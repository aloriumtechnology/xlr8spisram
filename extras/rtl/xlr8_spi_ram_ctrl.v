==> flow/design.v <==
module xlr8_spi_ram_ctrl
  #(
   parameter MEMCR_ADDR      = 8'h00,
   parameter spi_ram_SPCR_Address = 8'h00,  
   parameter spi_ram_SPSR_Address = 8'h00,  
   parameter spi_ram_SPDR_Address = 8'h00   
  )
  (
   input        clk,  
   input        rstn,  
   input        clken,  
   input [7:0]  dbus_in,  
   output [7:0] dbus_out,  
   output       io_out_en,  
   input [7:0]  ramadr,  
   input        ramre,  
   input        ramwe,  
   input        dm_sel,  
   output logic [7:0] spi_ramadr,          
   output logic       spi_ramre,           
   output logic       spi_ramwe,           
   output logic       spi_dm_sel,          
   output logic [7:0] spi_dbus_in,         
   input  logic [7:0] spi_dbus_out,        
   input logic [23:0] addr,          
   input logic [7:0]  w_data,        
   input logic        w_req,         
   input logic        r_req,         
   input logic        last,          
   output logic [7:0] r_data,        
   output logic       r_data_valid,  
   output logic       req_rdy,       
   output logic       cs_out         
  );
  logic memcr_sel;
  logic memcr_we;
  logic memcr_re;
  logic [7:0] memcr_data;
  logic        r_req_sync;
  logic        w_req_sync;
  logic [23:0] addr_sync;
  logic [7:0]  w_data_sync;
  logic        last_sync;
  logic [1:0]  sram_mode;
  logic [2:0]  spi_speed;
  logic        ext_addr_en;
  logic        config_update;  
  logic        config_update_hold;  
  logic [3:0]  state;
  logic [3:0]  prev_state;
  logic [1:0]  xfer_state;
  logic [7:0]  spi_r_data;
  logic        spi_xfer_go;
  logic        spi_xfer_run;
  logic        spi_xfer_done;
  logic        spi_grab_r_data;
  logic        multi_w_r;
  assign memcr_sel = dm_sel && (ramadr == MEMCR_ADDR);
  assign memcr_we  = memcr_sel && ramwe;
  assign memcr_re  = memcr_sel && ramre;
  assign dbus_out =  ({8{memcr_sel}} & memcr_data);
  assign io_out_en = memcr_re;
  assign sram_mode   = memcr_data[5:4];
  assign spi_speed   = memcr_data[3:1];
  assign ext_addr_en = memcr_data[0];
  always @(posedge clk or negedge rstn)
    begin
      if (!rstn)
        begin
          memcr_data <= 8'b00001000;
          config_update <= 1'b0;  
        end
      else if (memcr_we)
        begin
          memcr_data <= dbus_in;
          config_update <= 1'b1;  
        end
      else
        begin
          config_update <= 1'b0;  
        end
    end  
  always @(posedge clk or negedge rstn)
    begin
      if (!rstn)
        begin
        end
      else
        begin
          if (w_req)
            begin
              addr_sync   <= addr;
              w_data_sync <= w_data;
              last_sync   <= last;
            end
          else if (r_req)
            begin
              addr_sync   <= addr;
              last_sync   <= last;
            end
        end
    end
  localparam IDLE       = 4'h0;
  localparam CONFIG1    = 4'h1;  
  localparam CONFIG2    = 4'h2;  
  localparam CONFIGCMD  = 4'h3;  
  localparam CONFIGDATA = 4'h4;  
  localparam READCMD    = 4'h5;
  localparam WRITECMD   = 4'h6;
  localparam RAMADDR3   = 4'h7;  
  localparam RAMADDR2   = 4'h8;
  localparam RAMADDR1   = 4'h9;
  localparam READDATA   = 4'hA;
  localparam WRITEDATA  = 4'hB;
  localparam SRAM_READ  = 8'h03;
  localparam SRAM_WRITE = 8'h02;
  localparam SRAM_RDSR  = 8'h05;
  localparam SRAM_WRSR  = 8'h01;
  localparam SRAM_PAGE_MODE = 2'b10;
  localparam SRAM_SEQ_MODE  = 2'b01;
  assign spi_dm_sel     = 1'b1;  
  always @(posedge clk or negedge rstn)
    begin
      if (!rstn)
        begin
          config_update_hold <= 1'b0;
          r_req_sync         <= 1'b0;
          w_req_sync         <= 1'b0;
          r_data_valid       <= 1'b0;
          r_data             <= 8'h00;
          prev_state         <= IDLE;
          state              <= IDLE;
          req_rdy            <= 1'b0;
          cs_out             <= 1'b1;  
          spi_grab_r_data    <= 1'b0;
          multi_w_r          <= 1'b0;
        end
      else
        begin
          if (config_update)
            config_update_hold <= 1'b1;  
          if (r_req)
            r_req_sync <= 1'b1;
          if (w_req)
            w_req_sync <= 1'b1;
          case (state)
            IDLE:
              begin
                prev_state <= IDLE;
                if (spi_grab_r_data)
                  begin
                    spi_grab_r_data <= 1'b0;
                    r_data <= spi_r_data;
                    r_data_valid <= 1'b1;
                  end
                if (req_rdy && config_update_hold)
                  begin
                    config_update_hold <= 1'b0;
                    req_rdy <= 1'b0;  
                    state <= CONFIG1;
                  end
                else if (req_rdy && (r_req || r_req_sync))  
                  begin
                    req_rdy <= 1'b0;  
                    r_data_valid <= 1'b0;  
                    if (multi_w_r)
                      begin
                        state <= READDATA;
                      end
                    else
                      begin
                        state <= READCMD;
                      end
                  end
                else if (req_rdy && (w_req || w_req_sync))  
                  begin
                    req_rdy <= 1'b0;  
                    r_data_valid <= 1'b0;  
                    if (multi_w_r)
                      begin
                        state <= WRITEDATA;
                      end
                    else
                      begin
                        state <= WRITECMD;
                      end
                  end
                else
                  begin
                    req_rdy <= 1'b1;  
                    if (!multi_w_r)
                      cs_out  <= 1'b1;  
                    state <= IDLE;
                  end
              end
            CONFIG1:  
              begin
                prev_state <= CONFIG1;
                if (spi_xfer_done)
                  state <= CONFIG2;
                else
                  state <= CONFIG1;   
              end
            CONFIG2:  
              begin
                prev_state <= CONFIG2;
                if (spi_xfer_done)
                  state <= CONFIGCMD;
                else
                  state <= CONFIG2;   
              end
            CONFIGCMD:  
              begin
                prev_state <= CONFIGCMD;
                cs_out <= 1'b0;  
                if (spi_xfer_done)
                  begin
                    state <= CONFIGDATA;
                  end
              end
            CONFIGDATA:  
              begin
                prev_state <= CONFIGDATA;
                if (spi_xfer_done)
                  begin
                    state <= IDLE;
                  end
              end
            READCMD:  
              begin
                prev_state <= READCMD;
                cs_out <= 1'b0;  
                if (spi_xfer_done)
                  begin
                    if (ext_addr_en)
                      begin
                        state <= RAMADDR3;
                      end
                    else
                      begin
                        state <= RAMADDR2;
                      end
                  end
              end
            WRITECMD:  
              begin
                prev_state <= WRITECMD;
                cs_out <= 1'b0;  
                if (spi_xfer_done)
                  begin
                    if (ext_addr_en)
                      begin
                        state <= RAMADDR3;
                      end
                    else
                      begin
                        state <= RAMADDR2;
                      end
                  end
              end
            RAMADDR3:  
              begin
                prev_state <= RAMADDR3;
                if (spi_xfer_done)
                  begin
                    state <= RAMADDR2;
                  end
              end
            RAMADDR2:  
              begin
                prev_state <= RAMADDR2;
                if (spi_xfer_done)
                  begin
                    state <= RAMADDR1;
                  end
              end
            RAMADDR1:  
              begin
                prev_state <= RAMADDR1;
                if (spi_xfer_done)
                  begin
                    if (r_req_sync)
                      begin
                        r_req_sync <= 1'b0;  
                        state <= READDATA;
                      end
                    else if (w_req_sync)
                      begin
                        w_req_sync <= 1'b0;  
                        state <= WRITEDATA;
                      end
                    else  
                      begin
                        state <= IDLE;
                      end
                  end
              end
            READDATA:  
              begin
                prev_state <= READDATA;
                req_rdy <= 1'b0;  
                if (spi_grab_r_data)
                  begin
                    spi_grab_r_data <= 1'b0;
                    r_data <= spi_r_data;
                    r_data_valid <= 1'b1;
                  end
                if (spi_xfer_done)
                  begin
                    r_data_valid <= 1'b0;  
                    spi_grab_r_data <= 1'b1;  
                    r_req_sync <= 1'b0;  
                    if (((sram_mode == SRAM_PAGE_MODE) ||
                         (sram_mode == SRAM_SEQ_MODE)) &&
                        !last_sync)
                      begin
                        multi_w_r <= 1;
                        req_rdy <= 1'b1;
                        if (r_req)  
                          state <= READDATA;
                        else
                          state <= IDLE;
                      end
                    else
                      begin
                        multi_w_r <= 0;
                        state <= IDLE;
                      end
                  end
              end
            WRITEDATA:  
              begin
                prev_state <= WRITEDATA;
                req_rdy <= 1'b0;  
                if (spi_xfer_done)
                  begin
                    w_req_sync <= 1'b0;  
                    if (((sram_mode == SRAM_PAGE_MODE) ||
                         (sram_mode == SRAM_SEQ_MODE)) &&
                        !last_sync)
                      begin
                        multi_w_r <= 1;  
                        req_rdy <= 1'b1;
                        if (w_req)  
                          state <= WRITEDATA;
                        else
                          state <= IDLE;
                      end
                    else
                      begin
                        multi_w_r <= 0;
                        state <= IDLE;
                      end
                  end
              end
            default:
              begin
                prev_state <= IDLE;
                state <= IDLE;
              end
          endcase
        end  
    end  
  localparam XFER_IDLE      = 2'h0;
  localparam XFER_READ_SPSR = 2'h1;
  localparam XFER_POLL_SPIF = 2'h2;
  localparam XFER_READ_DBUS = 2'h3;
  localparam SPIF_BIT       = 7;
  assign spi_xfer_go = ((state == CONFIG1    && prev_state != CONFIG1)    ||
                        (state == CONFIG2    && prev_state != CONFIG2)    ||
                        (state == CONFIGCMD  && prev_state != CONFIGCMD)  ||
                        (state == CONFIGDATA && prev_state != CONFIGDATA) ||
                        (state == READCMD    && prev_state != READCMD)    ||
                        (state == WRITECMD   && prev_state != WRITECMD)   ||
                        (state == RAMADDR3   && prev_state != RAMADDR3)   ||
                        (state == RAMADDR2   && prev_state != RAMADDR2)   ||
                        (state == RAMADDR1   && prev_state != RAMADDR1)   ||
                        (state == READDATA   && prev_state != READDATA)   ||
                        (state == WRITEDATA  && prev_state != WRITEDATA));
  always @(posedge clk or negedge rstn)
    begin
      if (!rstn)
        begin
          spi_ramwe          <= 1'b0;
          spi_ramre          <= 1'b0;
          spi_ramadr         <= 8'h00;
          spi_dbus_in        <= 8'h00;
          spi_xfer_run       <= 1'b0;
          xfer_state         <= XFER_IDLE;
          spi_r_data         <= 8'h00;
          spi_xfer_done      <= 1'b0;
        end
      else
        begin
          case (xfer_state)
            XFER_IDLE:
              begin
                spi_xfer_done <= 1'b0;  
                if (spi_xfer_go)
                  begin
                    spi_xfer_run <= 1'b1;
                    spi_ramwe <= 1'b1;
                    if (state == CONFIG1)
                      spi_ramadr <= spi_ram_SPCR_Address;
                    else if (state == CONFIG2)
                      spi_ramadr <= spi_ram_SPSR_Address;
                    else
                      spi_ramadr <= spi_ram_SPDR_Address;
                    if (state == CONFIG1)
                      spi_dbus_in <= {6'b010100,{spi_speed[1:0]}};  
                    else if (state == CONFIG2)
                      spi_dbus_in <= {7'h00,{spi_speed[2]}};  
                    else if (state == CONFIGCMD)
                      spi_dbus_in <= SRAM_WRSR;  
                    else if (state == CONFIGDATA)
                      spi_dbus_in <= {{sram_mode[1:0]},6'h00};  
                    else if (state == READCMD)
                      spi_dbus_in <= SRAM_READ;  
                    else if (state == WRITECMD)
                      spi_dbus_in <= SRAM_WRITE;  
                    else if (state == RAMADDR3)
                      spi_dbus_in <= addr_sync[23:16];  
                    else if (state == RAMADDR2)
                      spi_dbus_in <= addr_sync[15:8];  
                    else if (state == RAMADDR1)
                      spi_dbus_in <= addr_sync[7:0];  
                    else if (state == READDATA)
                      spi_dbus_in <= 8'hFF;  
                    else if (state == WRITEDATA)
                      spi_dbus_in <= w_data_sync;  
                    xfer_state <= XFER_READ_SPSR;
                  end
                else
                  begin
                    spi_xfer_run  <= 1'b0;  
                    xfer_state <= XFER_IDLE;
                  end
              end
            XFER_READ_SPSR:
              begin
                spi_ramwe <= 1'b0;
                if (state == CONFIG1 || state == CONFIG2)
                  begin
                    spi_xfer_done <= 1'b1;
                    xfer_state <= IDLE;
                  end
                else
                  begin
                    spi_ramre <= 1'b1;  
                    spi_ramadr <= spi_ram_SPSR_Address;
                    xfer_state <= XFER_POLL_SPIF;
                  end
              end
            XFER_POLL_SPIF:
              begin
                if (spi_dbus_out & (1<<SPIF_BIT))
                  begin
                    spi_ramadr <= spi_ram_SPDR_Address;  
                    spi_xfer_done <= 1'b1;  
                    xfer_state <= XFER_READ_DBUS;
                  end
                else
                  begin
                    xfer_state <= XFER_POLL_SPIF;  
                  end
              end
            XFER_READ_DBUS:
              begin
                spi_xfer_run <= 1'b0;  
                spi_xfer_done <= 1'b0;  
                spi_ramre <= 1'b0;
                spi_r_data <= spi_dbus_out;
                xfer_state <= XFER_IDLE;
              end
            default:
              begin
                xfer_state <= IDLE;
              end
          endcase
        end  
    end  
endmodule
======== Reports on xlr8_spi_ram_ctrl ========
The steps from the RTL of xlr8_spi_ram_ctrl to its reports follow in flow order.
Lines are those of the file above, counted from 1.
Operators carry their Yosys type and port widths (W data, S select, Z words).
Cell names lack the library's common part.
Not given: -
set-up
  design top .............................. xlr8_spi_ram_ctrl
  clock port .............................. clk
  library ................................. sky130hd
  timing corner ........................... tt_025C_1v80

======== After elaboration ========
Yosys after proc, flatten, opt, wreduce and memory -nomap, before mapping. Memory bits, and registers merged into a memory's read port (data or address), are not among the register bits. Print and check cells are not counted.
storage and ports
  flip-flop bits (word level) ............. 95
  input port bits ......................... 65
  output and inout port bits .............. 39
  word-level cells ........................ 223
cells by class
  eq/ne operators ......................... 45
  muxes and demuxes ....................... 92
  bitwise logic cells ..................... 1
  reductions and logical operators ........ 62
operator list
  cell                  count
  $mux W8               16
  $pmux W4 S11          2
  $mux W4               20
  $mux W24              2
  $mux W1               39
  $ne A2 B2 Y1 const B  15
  $pmux W8 S3           1
  $logic_and A1 B1 Y1   18
  $eq A4 B3 Y1 const B  4
  $ne A4 B3 Y1 const B  4
  $eq A4 B4 Y1 const B  4
  $ne A4 B4 Y1 const B  4
  $pmux W1 S2           8
  $logic_or A1 B1 Y1    14
  $reduce_and A2 Y1     6
  $reduce_bool A2 Y1    6
  $reduce_bool A11 Y1   1
  $reduce_bool A3 Y1    3
  $reduce_or A2 Y1      4
  $eq A4 B2 Y1 const B  2
  $ne A4 B2 Y1 const B  2
  $and A8 B8 Y8         1
  $logic_not A8 Y1      1
  $reduce_and A8 Y1     1
  $pmux W2 S4           1
  $ne A2 B1 Y1 const B  3
  $eq A2 B2 Y1 const B  3
  $reduce_and A3 Y1     2
Not listed: further kinds 11, cells in them 13.

======== Longest topological paths ========
Longest topological path by Yosys (ltp), each cell counted once; first at word level (registers and memories cut), then after technology mapping (sequential cells cut; the memories' decode and read muxes count).
logic depth
  depth in word-level cells ............... 14
  ABC_AREA ................................ 0
  mapped depth ............................ 7
  depth with buffers taken out ............ 5

======== After synthesis ========
The flow's flattened synthesis, as Yosys stat reports it; memories are mapped. The netlist is that of the ABC_AREA named above (0 if unset); the other value can give another one.
Totals and module areas in this step are rounded.
mapped netlist
  cells in the netlist .................... 357
  chip area (Yosys) ....................... 0.00447 mm²
  area of sequential cells ................ 0.0028 mm²
  flip-flop cells ......................... 105
  buffers ................................. 24
cell types
  type      count  total area (µm²)
  dfrtp_1   67     1.68E+03
  edfxtp_1  33     990.95
  mux2_2    27     304.042
  dfstp_2   5      131.376
  nor3_1    20     100.096
  and2_1    12     75.072
  buf_4     10     75.072
  mux2_4    5      75.072
  o21ai_0   14     70.067
  nor2b_1   10     62.56
  o31ai_1   8      60.058
  inv_1     15     56.304
  nand2_1   15     56.304
  nor2_1    12     45.043
  or4_1     6      45.043
  a21oi_1   8      40.038
  a211oi_1  5      37.536
  clkbuf_1  10     37.536
Other cell types: 35; their cells: 75.

======== Worst setup path after synthesis ========
Path of least setup slack by OpenSTA after synthesis, without wires, with an ideal clock, recovery checks aside; 20% of the period is set as input and as output delay. Where synthesis merged equal registers, the netlist keeps one of their names.
path post-synthesis
  path kind ............................... flip-flop to flip-flop
  from .................................... register prev_state
  to ...................................... register spi_dbus_in[0]
  clock period ............................ 2.75 ns
  library setup time ...................... 0.125 ns
  launch time at the first pin ............ 0.000 ns
  arrival time ............................ 2.311 ns
  data required time ...................... 2.625 ns
  path slack .............................. 0.314 ns
  path delay .............................. 2.436 ns
  stages on the path ...................... 8
  path buffers ............................ 2
  period reached after synthesis .......... 2.436 ns
"path delay" is the arrival time less input delay plus setup time.
"stages on the path" counts driving pins, that of a launching flip-flop among them; a cell with two outputs on the path counts twice.
"period reached after synthesis" = period - worst setup slack (recovery checks aside). The figure is calculated, with input and output delays left at 20% of the set period.
Where an end lacks its bit number, it is one bit of the signal, or one of the new flip-flops if synthesis recoded a state register.
The rows between start and end are the longest chain of elaborated cells between them; the timing report does not say that the signal goes this way. Where chains are equally long, one stands for them.
Each line given opens the expression or statement behind the cell; cells for indexed reads and writes are added by Yosys, which also makes memories of some case tables.
At most two assigning lines are given for a register; there are more.
on the way, post-synthesis
  cell sequence ........................... dfrtp_1 > or4_1 > buf_2 > o41ai_1 > o2111ai_1 > o31a_1 > buf_6 > mux2_4
  cells in the longest elaborated chain ... 13
  elaborated cells between the ends (all ways) .. 33
  source lines of those cells ............. 11
  those cells by class .................... 11 x eq/ne; 22 x reduce/logical
ends and longest elaborated chain, post-synthesis
  what                              line  RTL
  start: declaration                50    logic [3:0]  prev_state;
  start: assignment                 131   prev_state         <= IDLE;
  start: assignment                 149   prev_state <= IDLE;
  $ne A4 B1 Y1                      369   assign spi_xfer_go = ((state == CONFIG1    && prev_state != CONFIG1)    ||
  $logic_and A1 B1 Y1               369
  $logic_or A1 B1 Y1 (10 in a row)  369
  $reduce_and A3 Y1                 -
  end: assignment                   410   spi_dbus_in <= {6'b010100,{spi_speed[1:0]}};
  end: assignment                   412   spi_dbus_in <= {7'h00,{spi_speed[2]}};
  end: declaration                  23    output logic [7:0] spi_dbus_in,

======== Timing after layout ========
Path of least setup slack in the final report of entry A (OpenROAD, finished layout, wires in). Where an end is a register, its clock arrival counts in the times.
path post-layout
  path kind ............................... input port to output port
  from .................................... input port ramadr[2]
  to ...................................... output port dbus_out[1]
  clock period ............................ 4.2 ns
  input delay ............................. 0.84 ns
  launch time at the first pin ............ 0.84 ns
  arrival time ............................ 2.94 ns
  data required time ...................... 3.36 ns
  path slack .............................. 0.42 ns
  stages on the path ...................... 6
  path buffers ............................ 2
The rows between start and end are the longest chain of elaborated cells between them; the timing report does not say that the signal goes this way. Where chains are equally long, one stands for them.
on the way, post-layout
  cell sequence ........................... clkdlybuf4s50_1 > nor4_1 > nand3b_1 > nor4_2 > and2_1 > clkdlybuf4s50_1
  cells in the longest elaborated chain ... 3
  elaborated cells between the ends (all ways) .. 3
  source lines of those cells ............. 2
  those cells by class .................... 1 x logic; 2 x reduce/logical
ends and longest elaborated chain, post-layout
  what                 line  RTL
  start: declaration   15    input [7:0]  ramadr,
  $logic_not A8 Y1     58    assign memcr_sel = dm_sel && (ramadr == MEMCR_ADDR);
  $logic_and A1 B1 Y1  58
  $and A8 B8 Y8        61    assign dbus_out =  ({8{memcr_sel}} & memcr_data);
  end: declaration     13    output [7:0] dbus_out,

Add stored flow runs of xlr8_spi_ram_ctrl

Design xlr8_spi_ram_ctrl on sky130hd. What follows are 2 stored runs of the flow, each under its own settings; their order means nothing. The constraints put input and output delay at 20% of the set period each and load the outputs with 0.01 pF.
"period achieved" is the run's clock period less its worst setup slack. It is reckoned from that one timing run; input and output delays stay at 20% of the period that was set.
"time on the worst setup path" = time allowed to the worst setup path (clock period - input delay - output delay, where it has them) - its slack; a late launch clock adds to it, a late capture clock takes from it.
"total power after layout" is the tool's figure for a default switching activity; nothing was simulated.
Results are given in rounded form.

---- entry A ----
settings
  period_ns = 4.2
  CORE_UTILIZATION = 21
  PLACE_DENSITY_LB_ADDON = 0.11
  CORE_ASPECT_RATIO = 1.59
  CELL_PAD_IN_SITES_GLOBAL_PLACEMENT = 2
  TNS_END_PERCENT = 75
  GPL_TIMING_DRIVEN = 0
  GPL_ROUTABILITY_DRIVEN = 0
  CTS_CLUSTER_SIZE = 27
  MIN_ROUTING_LAYER = met2
  MAX_ROUTING_LAYER = met4
  CAP_MARGIN = 20
  CORE_MARGIN = 2
  SLEW_MARGIN = 20
results
  netlist area reported by Yosys .......... 0.00447 mm²
  die outline area ........................ 0.0225 mm²
  std-cell area (final layout) ............ 0.00609 mm²
  utilization after layout ................ 29.1 %
  setup slack of the worst path ........... 0.420 ns
  total negative slack .................... 0.000 ns
  total power after layout ................ 3.70 mW
  period achieved ......................... 3.780 ns
  time on the worst setup path ............ 2.10 ns
  critical path kind ...................... input port to output port

---- entry B ----
settings
  period_ns = 2.6
  CORE_UTILIZATION = 23
  SETUP_SLACK_MARGIN = 0.1
  PLACE_DENSITY_LB_ADDON = 0.2
  CORE_MARGIN = 9
  CELL_PAD_IN_SITES_GLOBAL_PLACEMENT = 3
  CELL_PAD_IN_SITES_DETAIL_PLACEMENT = 2
  TNS_END_PERCENT = 5
  ABC_AREA = 1
  CTS_CLUSTER_SIZE = 68
  MAX_ROUTING_LAYER = met4
  CAP_MARGIN = 20
  SLEW_MARGIN = 20
results
  netlist area reported by Yosys .......... 0.00454 mm²
  die outline area ........................ 0.0251 mm²
  std-cell area (final layout) ............ 0.00603 mm²
  utilization after layout ................ 31.7 %
  setup slack of the worst path ........... 0.160 ns
  total negative slack .................... 0.000 ns
  total power after layout ................ 6.09 mW
  period achieved ......................... 2.440 ns
  time on the worst setup path ............ 1.40 ns
  critical path kind ...................... input port to output port
