==> flow/design.v <==
module spi_ram_drv   
  #(
  parameter SPIRAMDRVCTL_ADDR   = 8'h00,
  parameter SPIRAMDRVADDRH_ADDR = 8'h00,
  parameter SPIRAMDRVADDRL_ADDR = 8'h00,
  parameter SPIRAMDRVWDATA_ADDR = 8'h00,
  parameter SPIRAMDRVRDATA_ADDR = 8'h00
  )
  (
  input        clk,  
  input        rstn,  
  input        clken,  
  input [7:0]  dbus_in,  
  output [7:0] dbus_out,  
  output       io_out_en,  
  input [7:0]  ramadr,  
  input        ramre,  
  input        ramwe,  
  input        dm_sel,  
  input logic [7:0] rdata_in,
  input logic       rdata_valid_in,
  input logic       req_rdy,
  output logic [16:0] addr_out,
  output logic [7:0]  wdata_out,
  output logic        w_req_out,
  output logic        r_req_out,
  output logic        last_out
  );
  logic ctrl_sel;
  logic ctrl_we;
  logic ctrl_re;
  logic [7:0] ctrl_reg;
  logic addrh_sel;
  logic addrh_we;
  logic addrh_re;
  logic [7:0] addrh;
  logic addrl_sel;
  logic addrl_we;
  logic addrl_re;
  logic [7:0] addrl;
  logic wdata_sel;
  logic wdata_we;
  logic [7:0] wdata;
  logic rdata_sel;
  logic rdata_we;
  logic rdata_re;
  logic [7:0] rdata;
  logic read_strobe;
  logic write_strobe;
  logic last_xfer;
  logic read_strobe_hold;
  logic write_strobe_hold;
  logic last_xfer_hold;
  logic rdata_valid;
  logic ignore_valid_in;
  assign ctrl_sel = dm_sel && (ramadr == SPIRAMDRVCTL_ADDR);
  assign ctrl_we  = ctrl_sel && ramwe;
  assign ctrl_re  = ctrl_sel && ramre;
  assign addrh_sel = dm_sel && (ramadr == SPIRAMDRVADDRH_ADDR);
  assign addrh_we  = addrh_sel && ramwe;
  assign addrh_re  = addrh_sel && ramre;
  assign addrl_sel = dm_sel && (ramadr == SPIRAMDRVADDRL_ADDR);
  assign addrl_we  = addrl_sel && ramwe;
  assign addrl_re  = addrl_sel && ramre;
  assign wdata_sel = dm_sel && (ramadr == SPIRAMDRVWDATA_ADDR);
  assign wdata_we  = wdata_sel && ramwe;
  assign rdata_sel = dm_sel && (ramadr == SPIRAMDRVRDATA_ADDR);
  assign rdata_we  = rdata_sel && ramwe;
  assign rdata_re  = rdata_sel && ramre;
  assign ctrl_reg[1] = req_rdy;
  assign ctrl_reg[0] = rdata_valid;
  assign dbus_out =  ({8{ ctrl_sel  }} & ctrl_reg  ) |
                     ({8{ addrh_sel }} & addrh ) |
                     ({8{ addrl_sel }} & addrl ) |
                     ({8{ rdata_sel }} & rdata     );
  assign io_out_en = ctrl_re  ||
                     addrh_re ||
                     addrl_re ||
                     rdata_re;
  always @(posedge clk or negedge rstn)
    begin
      if (!rstn)
        begin
          ctrl_reg[7:2] <= 6'h00;
          read_strobe <= 1'b0;
          write_strobe <= 1'b0;
          last_xfer <= 1'b0;
        end
      else if (ctrl_we)
        begin
          {{read_strobe},{write_strobe},{last_xfer}} <= dbus_in[7:5];
        end
      else
        begin
          {{read_strobe},{write_strobe},{last_xfer}} <= 3'b0;  
        end
    end  
  always @(posedge clk or negedge rstn) begin
     if (!rstn) begin
       addrh <= 8'h00;
     end
     else if (addrh_we) begin
       addrh <= dbus_in;
     end
  end  
  always @(posedge clk or negedge rstn) begin
     if (!rstn) begin
       addrl <= 8'h00;
     end
     else if (addrl_we) begin
       addrl <= dbus_in;
     end
  end  
  always @(posedge clk or negedge rstn) begin
     if (!rstn) begin
       wdata <= 8'h00;
     end
     else if (wdata_we) begin
       wdata <= dbus_in;
     end
  end  
  always @(posedge clk or negedge rstn)
    begin
      if (!rstn)
        begin
          read_strobe_hold <= 1'b0;
          write_strobe_hold <= 1'b0;
          last_xfer_hold <= 1'b0;
          addr_out <= 8'h00;
          wdata_out <= 8'h00;
          r_req_out <= 1'b0;
          w_req_out <= 1'b0;
          last_out <= 1'b0;
        end
      else
        begin
          if (read_strobe)
            read_strobe_hold <= 1'b1;
          if (write_strobe)
            write_strobe_hold <= 1'b1;
          if (last_xfer)
            last_xfer_hold <= 1'b1;
          if ((read_strobe || read_strobe_hold) && (req_rdy))
            begin
              read_strobe_hold <= 1'b0;  
              last_xfer_hold <= 1'b0;    
              addr_out <= {{addrh},{addrl}};
              r_req_out <= 1'b1;
              w_req_out <= 1'b0;  
              last_out <= last_xfer || last_xfer_hold;
            end
          else if ((write_strobe || write_strobe_hold) && (req_rdy))
            begin
              write_strobe_hold <= 1'b0;  
              last_xfer_hold <= 1'b0;    
              addr_out <= {{addrh},{addrl}};
              wdata_out <= wdata;
              w_req_out <= 1'b1;
              r_req_out <= 1'b0;  
              last_out <= last_xfer || last_xfer_hold;
            end
          else
            begin
              w_req_out <= 1'b0;
              r_req_out <= 1'b0;
            end
        end
    end
  always @(posedge clk or negedge rstn)
    begin
      if (!rstn)
        begin
          ignore_valid_in <= 1'b0;  
          rdata_valid <= 1'b0;
          rdata <= 8'h00;
        end
      else 
        begin
          if (r_req_out)
            begin
              ignore_valid_in <= 1'b0;  
              rdata_valid <= 1'b0;  
            end
          else if (rdata_re)  
            begin
              rdata_valid <= 1'b0;
              ignore_valid_in <= 1'b1;
            end
          else if (rdata_valid_in && !ignore_valid_in)
            begin
              rdata_valid <= 1'b1;
              rdata <= rdata_in;
            end
          else
            begin
              rdata_valid <= 1'b0;
              rdata <= 8'h00;
            end
        end
    end
endmodule
## From RTL to reports: spi_ram_drv

What the tools print for spi_ram_drv, step after step.
Line numbers count from 1 in the design file above.
Operators carry their Yosys type and port widths (W data, S select, Z words).
Cell names lack the library's common part.
A cell with -- has no value.

- Design top: spi_ram_drv
- Clock: clk
- Library: sky130hd
- Library corner: tt_025C_1v80

## Elaborated design

Counts by Yosys on the flattened word-level netlist (proc, flatten, opt, wreduce; memories kept). Register bits leave out memories and registers merged into their read ports (data or address). Print and check cells are left out. Cells with the same type and inputs are merged into one.

- Input bits: 32
- Word-level cells: 63
- Output and inout bits: 37
- Flip-flop bits (word level): 52

- Multiplexer cells: 22
- Bitwise gates (word level): 9
- Reductions and logical operators: 17

Operators by type and width:

| kind | number |
|---|---|
| $mux W17 | 2 |
| $or A8 B8 Y8 | 3 |
| $mux W1 | 18 |
| $and A8 B8 Y8 | 2 |
| $and A8 B2 Y8 | 1 |
| $logic_not A8 Y1 | 1 |
| $mux W8 | 1 |
| $logic_and A1 B1 Y1 | 6 |
| $reduce_bool A2 Y1 | 3 |
| $reduce_and A2 Y1 | 2 |
| $logic_or A1 B1 Y1 | 3 |
| $not A1 Y1 | 3 |
| $reduce_bool A3 Y1 | 1 |
| $mux W3 | 1 |
| $logic_not A1 Y1 | 1 |

## Longest topological paths

Yosys ltp: most cells in a row. Word level: on the elaborated netlist, between registers, memories and ports. Mapped: between sequential cells and ports; inverters and the memories' decode and read muxes count.

- Word-level depth: 6
- ABC_AREA: 0
- Mapped depth: 4
- Mapped depth without buffers: 3

## Synthesis result

Yosys stat after the flow's synthesis: flattened, memories mapped to cells. It holds for the ABC_AREA given above (unset counts as 0); a run with the other value may have another netlist.

- Synthesis area: 0.0018455 mm²
- Cells in the netlist: 146
- Buffers: 13
- Mapped flip-flops: 43
- Sequential part of the area: 0.001076 mm²

Cell types:

| type | number | area in all (µm²) |
|---|---|---|
| dfrtp_1 | 43 | 1.08E+03 |
| mux2_2 | 24 | 270.259 |
| mux2i_1 | 8 | 80.077 |
| nor2_1 | 19 | 71.318 |
| buf_4 | 9 | 67.565 |
| nand2_1 | 9 | 33.782 |
| inv_1 | 8 | 30.029 |
| nand4_4 | 1 | 21.27 |
| nor4_4 | 1 | 21.27 |
| and3_1 | 3 | 18.768 |
| o41ai_2 | 1 | 16.266 |
| nor2b_1 | 2 | 12.512 |
| nor3b_2 | 1 | 12.512 |
| buf_6 | 1 | 11.261 |
| and4_2 | 1 | 10.01 |
| buf_2 | 2 | 10.01 |
| nor3_1 | 2 | 10.01 |
| o21ba_2 | 1 | 10.01 |

Other cell types: 10; their cells: 10.

## Timing after synthesis

OpenSTA on the mapped netlist: ideal clock, no wires. The path of least setup slack (recovery checks aside). Input and output delay are each 20% of the period. Register names are those of the netlist, which keeps one name where synthesis merged equal registers.

- Path kind: in2out
- From: input ramadr[3]
- To: output dbus_out[0]
- External output delay: 0.474 ns
- Launch time at the first pin: 0.474 ns
- Delay of the path: 0.864 ns
- Path slack: 0.558 ns
- Period: 2.37 ns
- Data required time: 1.896 ns
- External input delay: 0.474 ns
- Path buffers: 0
- Arrival: 1.338 ns
- Driving pins on the path: 3
- Period reached after synthesis: 1.812 ns

"delay of the path" is the arrival time less input delay plus setup time.
At an output port there is no setup time.
"driving pins on the path": output pins that drive a net of the path, with the launching flip-flop's if there is one; two outputs of one cell count as two.
"period reached after synthesis" = period - worst setup slack (recovery checks aside). The figure is calculated, with input and output delays left at 20% of the set period.
Between the ends stands the longest chain of elaborated cells between them, by number of cells; it is not shown to be the way that was timed. Of several equally long chains one is given.
A line is the first line of the expression or statement that the cell stems from. Yosys adds cells for indexed reads and writes and turns some case tables into memories.

- Cell sequence: nor4_4 nand3_1 nor2_1
- Length of the longest elaborated chain: 6
- Elaborated cells on any way between the ends: 8
- Classes of those cells: 6 x logic; 2 x reduce/logical

Ends and longest elaborated chain, post-synthesis:

| element | line | source |
|---|---|---|
| start, declared | 16 | `input [7:0]  ramadr,` |
| $logic_not A8 Y1 | 56 | `assign ctrl_sel = dm_sel && (ramadr == SPIRAMDRVCTL_ADDR);` |
| $logic_and A1 B1 Y1 | 56 |  |
| $and A8 B2 Y8 | 72 | `assign dbus_out =  ({8{ ctrl_sel  }} & ctrl_reg  ) \|` |
| $or A8 B8 Y8 (3 in a row) | 72 |  |
| end, declared | 14 | `output [7:0] dbus_out,` |

## Timing after layout

Path of least setup slack in the final report of job 1 (OpenROAD, finished layout, wires in). Where an end is a register, its clock arrival counts in the times.

- Path kind: reg2reg
- From: register write_strobe
- To: register addr_out[14]
- Launch time at the first pin: 0.29 ns
- Data required time: 1.19 ns
- Path buffers: 1
- Arrival: 1.65 ns
- Setup time: 0.11 ns
- Path slack: -0.45 ns
- Period: 1.01 ns
- Driving pins on the path: 4

Between the ends stands the longest chain of elaborated cells between them, by number of cells; it is not shown to be the way that was timed. Of several equally long chains one is given.
A register here has more assigning lines than the two given.

- Cell sequence: dfrtp_1 o41ai_4 buf_6 mux2_4
- Length of the longest elaborated chain: 4
- Elaborated cells on any way between the ends: 5
- RTL lines with such cells: 2
- Classes of those cells: 2 x mux; 3 x reduce/logical

Ends and longest elaborated chain, after layout:

| element | line | source |
|---|---|---|
| start, declared | 49 | `logic write_strobe;` |
| start, assigned | 86 | `write_strobe <= 1'b0;` |
| $logic_or A1 B1 Y1 | 152 | `else if ((write_strobe \|\| write_strobe_hold) && (req_rdy))` |
| $logic_and A1 B1 Y1 | 152 |  |
| $mux W17 | 152 |  |
| $mux W17 | 143 | `if ((read_strobe \|\| read_strobe_hold) && (req_rdy))` |
| end, assigned | 147 | `addr_out <= {{addrh},{addrl}};` |
| end, assigned | 156 | `addr_out <= {{addrh},{addrl}};` |
| end, declared | 23 | `output logic [16:0] addr_out,` |

Hand-over note for spi_ram_drv

2 stored runs of spi_ram_drv in the flow (synthesis by Yosys, layout by OpenROAD, sky130hd cells), in arbitrary order. Constraints: input delay and output delay 20% of the set period each, output load 0.01 pF.
By "clock period achieved" is meant the clock period of the run minus its worst setup slack. This is arithmetic on one report: input and output delays are still those of the set period (20% each).
By "critical setup path time" is meant the share of the clock period that the worst setup path is allowed (20% is reserved at inputs, 20% at outputs), minus its slack. Clock arrival times at its registers enter into it.
"overall power" is the tool's figure for a default switching activity; nothing was simulated.

### Job 1

==> flow/run.sh <==
#!/bin/bash
# the make line also repeats the synthesis and layout settings of config.mk as NAME=value (left out here)
make -C /OpenROAD-flow-scripts/flow DESIGN_CONFIG=/design/flow/config.mk WORK_HOME=/design/flow/orfs CLKGATE_MAP_FILE= finish
==> flow/config.mk <==
export PLATFORM = sky130hd
export DESIGN_NAME = spi_ram_drv
export DESIGN_NICKNAME = spi_ram_drv
export VERILOG_FILES = /design/flow/design.v
export SDC_FILE = /design/flow/constraint.sdc
export NUM_CORES = 4
export LEC_CHECK = 0
export CAP_MARGIN = 10
export CELL_PAD_IN_SITES_DETAIL_PLACEMENT = 2
export CORE_MARGIN = 2
export CORE_UTILIZATION = 23
export GPL_TIMING_DRIVEN = 1
export PLACE_DENSITY_LB_ADDON = 0.2
export SETUP_SLACK_MARGIN = 0.24
export SLEW_MARGIN = 20
==> flow/constraint.sdc <==
create_clock -name core_clock -period 1.01 [get_ports {clk}]
set_input_delay 0.2020 -clock core_clock [delete_from_list [all_inputs] [get_ports {clk}]]
set_output_delay 0.2020 -clock core_clock [all_outputs]
set_load 0.01 [all_outputs]

Results of job 1:
- Post-route setup TNS: -16.997 ns
- Final design utilization: 45.4%
- Clock period achieved: 1.464 ns
- Critical setup path time: 1.46 ns
- Class of the worst setup path: reg2reg
- Die area: 0.0087563 mm²
- Synthesized cell area: 0.0018455 mm²
- Standard-cell area of the final layout: 0.0035246 mm²
- Setup slack of the worst path: -0.454 ns
- Overall power: 3.553 mW

### Job 2

==> flow/run.sh <==
#!/bin/bash
# the make line also repeats the synthesis and layout settings of config.mk as NAME=value (left out here)
make -C /OpenROAD-flow-scripts/flow DESIGN_CONFIG=/design/flow/config.mk WORK_HOME=/design/flow/orfs CLKGATE_MAP_FILE= finish
==> flow/config.mk <==
export PLATFORM = sky130hd
export DESIGN_NAME = spi_ram_drv
export DESIGN_NICKNAME = spi_ram_drv
export VERILOG_FILES = /design/flow/design.v
export SDC_FILE = /design/flow/constraint.sdc
export NUM_CORES = 4
export LEC_CHECK = 0
export CAP_MARGIN = 20
export CORE_MARGIN = 2
export CORE_UTILIZATION = 40
export SETUP_SLACK_MARGIN = -0.11
export SLEW_MARGIN = 20
==> flow/constraint.sdc <==
create_clock -name core_clock -period 1.57 [get_ports {clk}]
set_input_delay 0.3140 -clock core_clock [delete_from_list [all_inputs] [get_ports {clk}]]
set_output_delay 0.3140 -clock core_clock [all_outputs]
set_load 0.01 [all_outputs]

Results of job 2:
- Clock period achieved: 1.624 ns
- Synthesized cell area: 0.0018455 mm²
- Setup slack of the worst path: -0.054 ns
- Final design utilization: 62.5%
- Standard-cell area of the final layout: 0.0027576 mm²
- Die area: 0.0051732 mm²
- Post-route setup TNS: -0.317 ns
- Overall power: 2.132 mW
- Critical setup path time: 1.00 ns
- Class of the worst setup path: in2out

End of note.
